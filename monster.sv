==> flow/design.v <==
module  Monster ( input         Reset, 
                             frame_clk,           
					input [7:0]   keycode,
               input 		  is_dead, is_dead2, is_dead3, boss_dead, draw_level1, draw_level2, draw_level3, set_motion_1, set_motion_2, set_motion_3,
					output [9:0]  MonsterX, MonsterY, MonsterX2, MonsterY2, MonsterX3, MonsterY3, BossX, BossY  
              );
    logic [9:0] Monster_X_Pos, Monster_X_Motion, Monster_Y_Pos, Monster_Y_Motion;
    logic [9:0] Monster_X_Pos_in, Monster_X_Motion_in, Monster_Y_Pos_in, Monster_Y_Motion_in;
    logic [9:0] Monster_X2_Pos, Monster_X2_Motion, Monster_Y2_Pos, Monster_Y2_Motion;
    logic [9:0] Monster_X2_Pos_in, Monster_X2_Motion_in, Monster_Y2_Pos_in, Monster_Y2_Motion_in;
	 logic [9:0] Monster_X3_Pos, Monster_X3_Motion, Monster_Y3_Pos, Monster_Y3_Motion;
    logic [9:0] Monster_X3_Pos_in, Monster_X3_Motion_in, Monster_Y3_Pos_in, Monster_Y3_Motion_in;
	 logic [9:0] Boss_X_Pos, Boss_X_Motion, Boss_Y_Pos, Boss_Y_Motion;
    logic [9:0] Boss_X_Pos_in, Boss_X_Motion_in, Boss_Y_Pos_in, Boss_Y_Motion_in;
    parameter [9:0] Monster_X_Center = 400;   
    parameter [9:0] Monster_Y_Center = 200;   
    parameter [9:0] Monster_X_Min=0;        
    parameter [9:0] Monster_X_Max=639;      
    parameter [9:0] Monster_Y_Min=0;        
    parameter [9:0] Monster_Y_Max=479;      
    parameter [9:0] Monster_X_Step=2;       
    parameter [9:0] Monster_Y_Step=2;       
    parameter [9:0] Monster_X2_Center = 200;   
    parameter [9:0] Monster_Y2_Center = 100;   
    parameter [9:0] Monster_X2_Step=1;       
    parameter [9:0] Monster_Y2_Step=1;       
    parameter [9:0] Boss_X_Center = 320;   
    parameter [9:0] Boss_Y_Center = 100;   
    parameter [9:0] Boss_X_Min=0;        
    parameter [9:0] Boss_X_Max=639;      
    parameter [9:0] Boss_Y_Min=0;        
    parameter [9:0] Boss_Y_Max=479;      
    parameter [9:0] Boss_X_Step=6;       
    parameter [9:0] Boss_Y_Step=6;       
    parameter [9:0] Monster_X3_Center = 320;   
    parameter [9:0] Monster_Y3_Center = 100;   
    parameter [9:0] Monster_X3_Step=2;       
    parameter [9:0] Monster_Y3_Step=2;       
	 assign MonsterX = Monster_X_Pos;
    assign MonsterY = Monster_Y_Pos;
	 assign MonsterX2 = Monster_X2_Pos;
    assign MonsterY2 = Monster_Y2_Pos;
	 assign MonsterX3 = Monster_X3_Pos;
    assign MonsterY3 = Monster_Y3_Pos;
	 assign BossX = Boss_X_Pos;
	 assign BossY = Boss_Y_Pos;
	 always_ff @ (posedge frame_clk)
    begin
        if (Reset)
        begin
            Monster_X_Pos <= Monster_X_Center;
            Monster_Y_Pos <= Monster_Y_Center;
            Monster_X_Motion <= 10'd0;
            Monster_Y_Motion <= 10'd0;
				Monster_X2_Pos <= Monster_X2_Center;
            Monster_Y2_Pos <= Monster_Y2_Center;
            Monster_X2_Motion <= 10'd0;
            Monster_Y2_Motion <= 10'd0;
				Monster_X3_Pos <= Monster_X3_Center;
            Monster_Y3_Pos <= Monster_Y3_Center;
            Monster_X3_Motion <= 10'd0;
            Monster_Y3_Motion <= 10'd0;            
				Boss_X_Pos <= Boss_X_Center;
            Boss_Y_Pos <= Boss_Y_Center;
            Boss_X_Motion <= 10'd0;
            Boss_Y_Motion <= 10'd0;
        end
        else 
        begin
            Monster_X_Pos <= Monster_X_Pos_in;				 
            Monster_Y_Pos <= Monster_Y_Pos_in;
            Monster_X_Motion <= Monster_X_Motion_in;
            Monster_Y_Motion <= Monster_Y_Motion_in;
            Monster_X2_Pos <= Monster_X2_Pos_in;				 
            Monster_Y2_Pos <= Monster_Y2_Pos_in;
            Monster_X2_Motion <= Monster_X2_Motion_in;
            Monster_Y2_Motion <= Monster_Y2_Motion_in;
            Monster_X3_Pos <= Monster_X3_Pos_in;				 
            Monster_Y3_Pos <= Monster_Y3_Pos_in;
            Monster_X3_Motion <= Monster_X3_Motion_in;
            Monster_Y3_Motion <= Monster_Y3_Motion_in;
				Boss_X_Pos <= Boss_X_Pos_in;				 
            Boss_Y_Pos <= Boss_Y_Pos_in;
            Boss_X_Motion <= Boss_X_Motion_in;
            Boss_Y_Motion <= Boss_Y_Motion_in;					
		  end
    end
    always_comb
    begin
		  Monster_X_Pos_in = Monster_X_Pos + Monster_X_Motion;
        Monster_Y_Pos_in = Monster_Y_Pos + Monster_Y_Motion;
		  Monster_Y_Motion_in = 10'b0;
		  Monster_X_Motion_in = Monster_X_Motion;
		if(draw_level1 == 1'b1) begin
		  if(set_motion_1 == 1'b1) begin
				Monster_X_Pos_in = Monster_X_Center;
				Monster_Y_Pos_in = Monster_Y_Center;
				Monster_Y_Motion_in = 10'b0;
				Monster_X_Motion_in = (~(Monster_X_Step) + 1'b1);
		  end
		  else if(is_dead == 1'b1) 
		  begin
				Monster_X_Pos_in = 700;
				Monster_Y_Pos_in = 520;
				Monster_X_Motion_in = 10'b0;
		  end
		  else if((Monster_X_Pos <= Monster_X_Min + 25) && is_dead == 1'b0)   
				begin
				Monster_Y_Motion_in = 10'b0;						 
				Monster_X_Motion_in = Monster_X_Step;  
				end
		  else if ( (Monster_X_Pos + 25 >= Monster_X_Max) && is_dead == 1'b0)   
				begin
				Monster_Y_Motion_in = 10'b0;					 
				Monster_X_Motion_in = (~(Monster_X_Step) + 1'b1);
				end
		end
		else begin
				Monster_X_Motion_in = 10'b0;
				Monster_Y_Motion_in = 10'b0;
				Monster_X_Pos_in = 700;
				Monster_Y_Pos_in = 520;
		end
    end
	 always_comb
    begin
        Monster_X2_Pos_in = Monster_X2_Pos + Monster_X2_Motion;
        Monster_Y2_Pos_in = Monster_Y2_Pos + Monster_Y2_Motion;
		  Monster_Y2_Motion_in = 10'b0;
		  Monster_X2_Motion_in = Monster_X2_Motion;
		if(draw_level1 == 1'b1) begin
			if(set_motion_1 == 1'b1) begin
				Monster_X2_Pos_in = Monster_X2_Center;
				Monster_Y2_Pos_in = Monster_Y2_Center;
				Monster_Y2_Motion_in = 10'b0;
				Monster_X2_Motion_in = (~(Monster_X2_Step) + 1'b1);
		   end
		  else if(is_dead2 == 1'b1) 
		  begin
				Monster_X2_Pos_in = 700;
				Monster_Y2_Pos_in = 520;
				Monster_X2_Motion_in = 10'b0;
		  end
		  else if((Monster_X2_Pos <= Monster_X_Min + 25) && is_dead2 == 1'b0)   
				begin
				Monster_Y2_Motion_in = 10'b0;						 
				Monster_X2_Motion_in = Monster_X2_Step;  
				end
		  else if ( (Monster_X2_Pos + 25 >= Monster_X_Max) && is_dead2 == 1'b0)   
				begin
				Monster_Y2_Motion_in = 10'b0;					 
				Monster_X2_Motion_in = (~(Monster_X2_Step) + 1'b1);
				end
	    end
		 else begin
				Monster_X2_Motion_in = 10'b0;
				Monster_Y2_Motion_in = 10'b0;
				Monster_X2_Pos_in = 700;
				Monster_Y2_Pos_in = 520;
		end
    end
    always_comb
    begin
        Boss_X_Pos_in = Boss_X_Pos + Boss_X_Motion;
        Boss_Y_Pos_in = Boss_Y_Pos + Boss_Y_Motion;
		  Boss_Y_Motion_in = 10'b0;
		  Boss_X_Motion_in = Boss_X_Motion;
		if(draw_level3 == 1'b1) begin
		  if(set_motion_3 == 1'b1) begin
				Boss_X_Pos_in = Boss_X_Center;
				Boss_Y_Pos_in = Boss_Y_Center;
				Boss_Y_Motion_in = 10'b0;
				Boss_X_Motion_in = (~(Boss_X_Step) + 1'b1);
		  end
		  else if(boss_dead == 1'b1) 
		  begin
				Boss_X_Pos_in = 700;
				Boss_Y_Pos_in = 520;
				Boss_X_Motion_in = 10'b0;
		  end
		  else if((Boss_X_Pos <= Boss_X_Min + 30) && boss_dead == 1'b0)   
				begin
				Boss_Y_Motion_in = 10'b0;						 
				Boss_X_Motion_in = Boss_X_Step;  
				end
		  else if ( (Boss_X_Pos + 30 >= Boss_X_Max) && boss_dead == 1'b0)   
				begin
				Boss_Y_Motion_in = 10'b0;					 
				Boss_X_Motion_in = (~(Boss_X_Step) + 1'b1);
				end
		end
		else begin
				Boss_X_Motion_in = 10'b0;
				Boss_Y_Motion_in = 10'b0;
				Boss_X_Pos_in = 700;
				Boss_Y_Pos_in = 520;
		end
	 end
always_comb
    begin
		  Monster_X3_Pos_in = Monster_X3_Pos + Monster_X3_Motion;
        Monster_Y3_Pos_in = Monster_Y3_Pos + Monster_Y3_Motion;
		  Monster_Y3_Motion_in = Monster_Y3_Motion;
		  Monster_X3_Motion_in = Monster_X3_Motion;
		if(draw_level2 == 1'b1) begin
		  if(set_motion_2 == 1'b1) begin
				Monster_X3_Pos_in = Monster_X3_Center;
				Monster_Y3_Pos_in = Monster_Y3_Center;
				Monster_Y3_Motion_in = (~(Monster_Y3_Step) + 1'b1);
				Monster_X3_Motion_in = (~(Monster_X3_Step) + 1'b1);
		  end
		  else if(is_dead3 == 1'b1) 
		  begin
				Monster_X3_Pos_in = 700;
				Monster_Y3_Pos_in = 520;
				Monster_X3_Motion_in = 10'b0;
		  end
		  else if((Monster_X3_Pos <= Monster_X_Min + 15) && is_dead3 == 1'b0)   
				begin
				Monster_Y3_Motion_in = Monster_Y3_Motion;					 
				Monster_X3_Motion_in = Monster_X3_Step;  
				end
		  else if ( (Monster_X3_Pos + 15 >= Monster_X_Max) && is_dead3 == 1'b0)   
				begin
				Monster_Y3_Motion_in = Monster_Y3_Motion;					 
				Monster_X3_Motion_in = (~(Monster_X3_Step) + 1'b1);
				end
		  else if( (Monster_Y3_Pos + 15 >= Monster_Y_Max)  && is_dead3 == 1'b0)    
            begin
				Monster_X3_Motion_in = Monster_X3_Motion;     
				Monster_Y3_Motion_in = (~(Monster_Y3_Step) + 1'b1);   
				end
		  else if ( (Monster_Y3_Pos <= Monster_Y_Min + 15) && is_dead3 == 1'b0)   
				begin
				Monster_X3_Motion_in = Monster_X3_Motion;					 
				Monster_Y3_Motion_in = Monster_Y3_Step;
				end
		end
		else begin
				Monster_X3_Motion_in = 10'b0;
				Monster_Y3_Motion_in = 10'b0;
				Monster_X3_Pos_in = 700;
				Monster_Y3_Pos_in = 520;
		end
    end
endmodule
### Step by step through the tools: Monster

Tool output for the design above, in the order of the flow.
Line numbers count from 1 in the design file above.
Operators: Yosys type, input widths -> output width; for muxes data width and select width s.
Cell names lack the library's common part.
Not given: -

| set-up | value |
|---|---|
| top | Monster |
| clock input | frame_clk |
| cell library | sky130hd |
| corner | tt_025C_1v80 |

### Elaborated design

Yosys after proc, flatten, opt, wreduce and memory -nomap, before mapping. Memory bits, and registers merged into a memory's read port (data or address), are not among the register bits. Print and check cells are not counted. Equal cells are merged and count once.

| cells by class | value |
|---|---|
| add/sub/neg operators | 10 |
| $lt $le $gt $ge | 10 |
| equal/unequal tests | 6 |
| muxes and demuxes | 46 |
| bitwise logic cells | 9 |
| reductions and logical operators | 27 |

Operators by type and width:

| operator | count |
|---|---|
| $mux 10 | 46 |
| $add 10x10->10 | 5 |
| $ge 11x10->1 const B | 4 |
| $add 10x5->11 const B | 3 |
| $le 10x5->1 const B | 3 |
| $add 10x4->11 const B | 2 |
| $le 10x4->1 const B | 2 |
| $reduce_bool 4->1 | 4 |
| $reduce_or 4->1 | 4 |
| $ge 11x9->1 const B | 1 |
| $logic_and 1x1->1 | 10 |
| $not 1->1 | 9 |
| $ne 3x2->1 const B | 3 |
| $reduce_and 4->1 | 2 |
| $reduce_or 2->1 | 3 |
| $ne 2x2->1 const B | 2 |
| $reduce_bool 2->1 | 2 |
| $reduce_bool 3->1 | 1 |
| $reduce_or 3->1 | 1 |
| $ne 2x1->1 const B | 1 |

| storage and ports | value |
|---|---|
| register bits after elaboration | 110 |
| bits of input ports | 20 |
| word-level cells | 128 |

### Logic depth

Depth = most cells in a row (Yosys ltp): at word level without a register or memory, in the mapped netlist without a sequential cell, where the memories' decode and read muxes count.

| logic depth | value |
|---|---|
| word-level depth | 8 |
| ABC_AREA | 0 |
| depth in mapped cells | 8 |
| mapped depth without buffers | 8 |

### After synthesis

Source: synth_stat.txt of the flow (Yosys; design flattened, memories mapped). It holds for the ABC_AREA given above (unset counts as 0); a run with the other value may have another netlist.

| synthesis totals | value |
|---|---|
| cells in the netlist | 494 |
| chip area (Yosys) | 4,245.3 um^2 |
| sequential part of the area | 1,261.2 um^2 |
| flip-flops | 63 |
| buffer cells | 34 |

Cells by type:

| type | count | area in all (um^2) |
|---|---|---|
| dfxtp_1 | 63 | 1,261.21 |
| ha_1 | 45 | 563.04 |
| buf_4 | 28 | 210.202 |
| a21oi_1 | 41 | 205.197 |
| xor2_1 | 18 | 157.651 |
| nor2_1 | 39 | 146.39 |
| nand2_1 | 31 | 116.362 |
| xnor2_1 | 13 | 113.859 |
| a21o_1 | 14 | 105.101 |
| fa_1 | 5 | 100.096 |
| inv_1 | 26 | 97.594 |
| nand2b_1 | 13 | 81.328 |
| nor3_1 | 16 | 80.077 |
| o21ai_0 | 15 | 75.072 |
| a211oi_1 | 8 | 60.058 |
| mux2i_1 | 5 | 50.048 |
| nor2b_1 | 8 | 50.048 |
| o21bai_1 | 6 | 45.043 |

Not listed: further types 42, cells in them 100.

### Path before layout

Source: OpenSTA report_checks on the synthesized netlist (no wires, ideal clock, input and output delay 20% of the period each), path of least setup slack; recovery checks are left aside. Register names are those of the netlist, which keeps one name where synthesis merged equal registers.

| path post-synthesis | value |
|---|---|
| path kind | register to register |
| start point | register Monster_X3_Motion[8] |
| end point | register Monster_X3_Pos[9] |
| clock period | 3.14 ns |
| time at the first pin | 0.000 ns |
| arrival | 1.874 ns |
| required time | 3.013 ns |
| slack | 1.139 ns |
| delay of the path | 2.001 ns |
| driving pins on the path | 8 |
| buffers on the path | 0 |
| synthesis period reached | 2.001 ns |

"delay of the path" is the arrival time less input delay plus setup time.
"driving pins on the path" counts driving pins, that of a launching flip-flop among them; a cell with two outputs on the path counts twice.
"synthesis period reached" is the clock period less the worst setup slack; recovery checks do not enter. This is arithmetic on one report: input and output delays are still those of the set period (20% each).
The rows between start and end are the longest chain of elaborated cells between them; the timing report does not say that the signal goes this way. Where chains are equally long, one stands for them.
A line is the first line of the expression or statement that the cell stems from. Yosys adds cells for indexed reads and writes and turns some case tables into memories.

| on the way, post-synthesis | value |
|---|---|
| path through | dfxtp_1 inv_1 fa_1 nor2b_1 o2111a_1 nor3_1 o21a_1 or3_1 |
| cells in the longest elaborated chain | 4 |

Ends and longest elaborated chain, post-synthesis:

| what | RTL line | RTL |
|---|---|---|
| start, declared | 11 | `logic [9:0] Monster_X3_Pos, Monster_X3_Motion, Monster_Y3_Pos, Monster_Y3_Motion;` |
| start, assigned | 61 | `Monster_X3_Motion <= 10'd0;` |
| start, assigned | 80 | `Monster_X3_Motion <= Monster_X3_Motion_in;` |
| $add 10x10->10 | 201 | `Monster_X3_Pos_in = Monster_X3_Pos + Monster_X3_Motion;` |
| $mux 10 | 212 | `else if(is_dead3 == 1'b1)` |
| $mux 10 | 206 | `if(set_motion_2 == 1'b1) begin` |
| $mux 10 | 205 | `if(draw_level2 == 1'b1) begin` |
| end, assigned | 59 | `Monster_X3_Pos <= Monster_X3_Center;` |
| end, assigned | 78 | `Monster_X3_Pos <= Monster_X3_Pos_in;` |
| end, declared | 11 |  |

Ticket comment

Below are 2 stored runs of the flow (Yosys, OpenROAD; platform sky130hd) on Monster, each with its settings, unordered. Constraints: input delay and output delay 20% of the set period each, output load 0.01 pF.

#### Run 1

| setting | value |
|---|---|
| period_ns | `1.36` |
| CORE_UTILIZATION | `58` |
| SETUP_SLACK_MARGIN | `0.14` |
| PLACE_DENSITY | `0.67` |
| CORE_ASPECT_RATIO | `0.54` |
| CELL_PAD_IN_SITES_GLOBAL_PLACEMENT | `2` |
| TNS_END_PERCENT | `70` |
| GPL_TIMING_DRIVEN | `1` |
| CTS_CLUSTER_SIZE | `22` |
| CAP_MARGIN | `0` |
| SLEW_MARGIN | `25` |
| CORE_MARGIN | `2` |

Incomplete, placement halted on GPL-0301.

#### Run 2

| setting | value |
|---|---|
| period_ns | `1.31` |
| CORE_UTILIZATION | `64` |
| SETUP_SLACK_MARGIN | `0.3` |
| PLACE_DENSITY_LB_ADDON | `0.04` |
| CORE_MARGIN | `10` |
| CELL_PAD_IN_SITES_DETAIL_PLACEMENT | `1` |
| GPL_TIMING_DRIVEN | `1` |
| CAP_MARGIN | `15` |
| MIN_ROUTING_LAYER | `met1` |
| SLEW_MARGIN | `20` |

Incomplete, placement halted on DPL-0038.
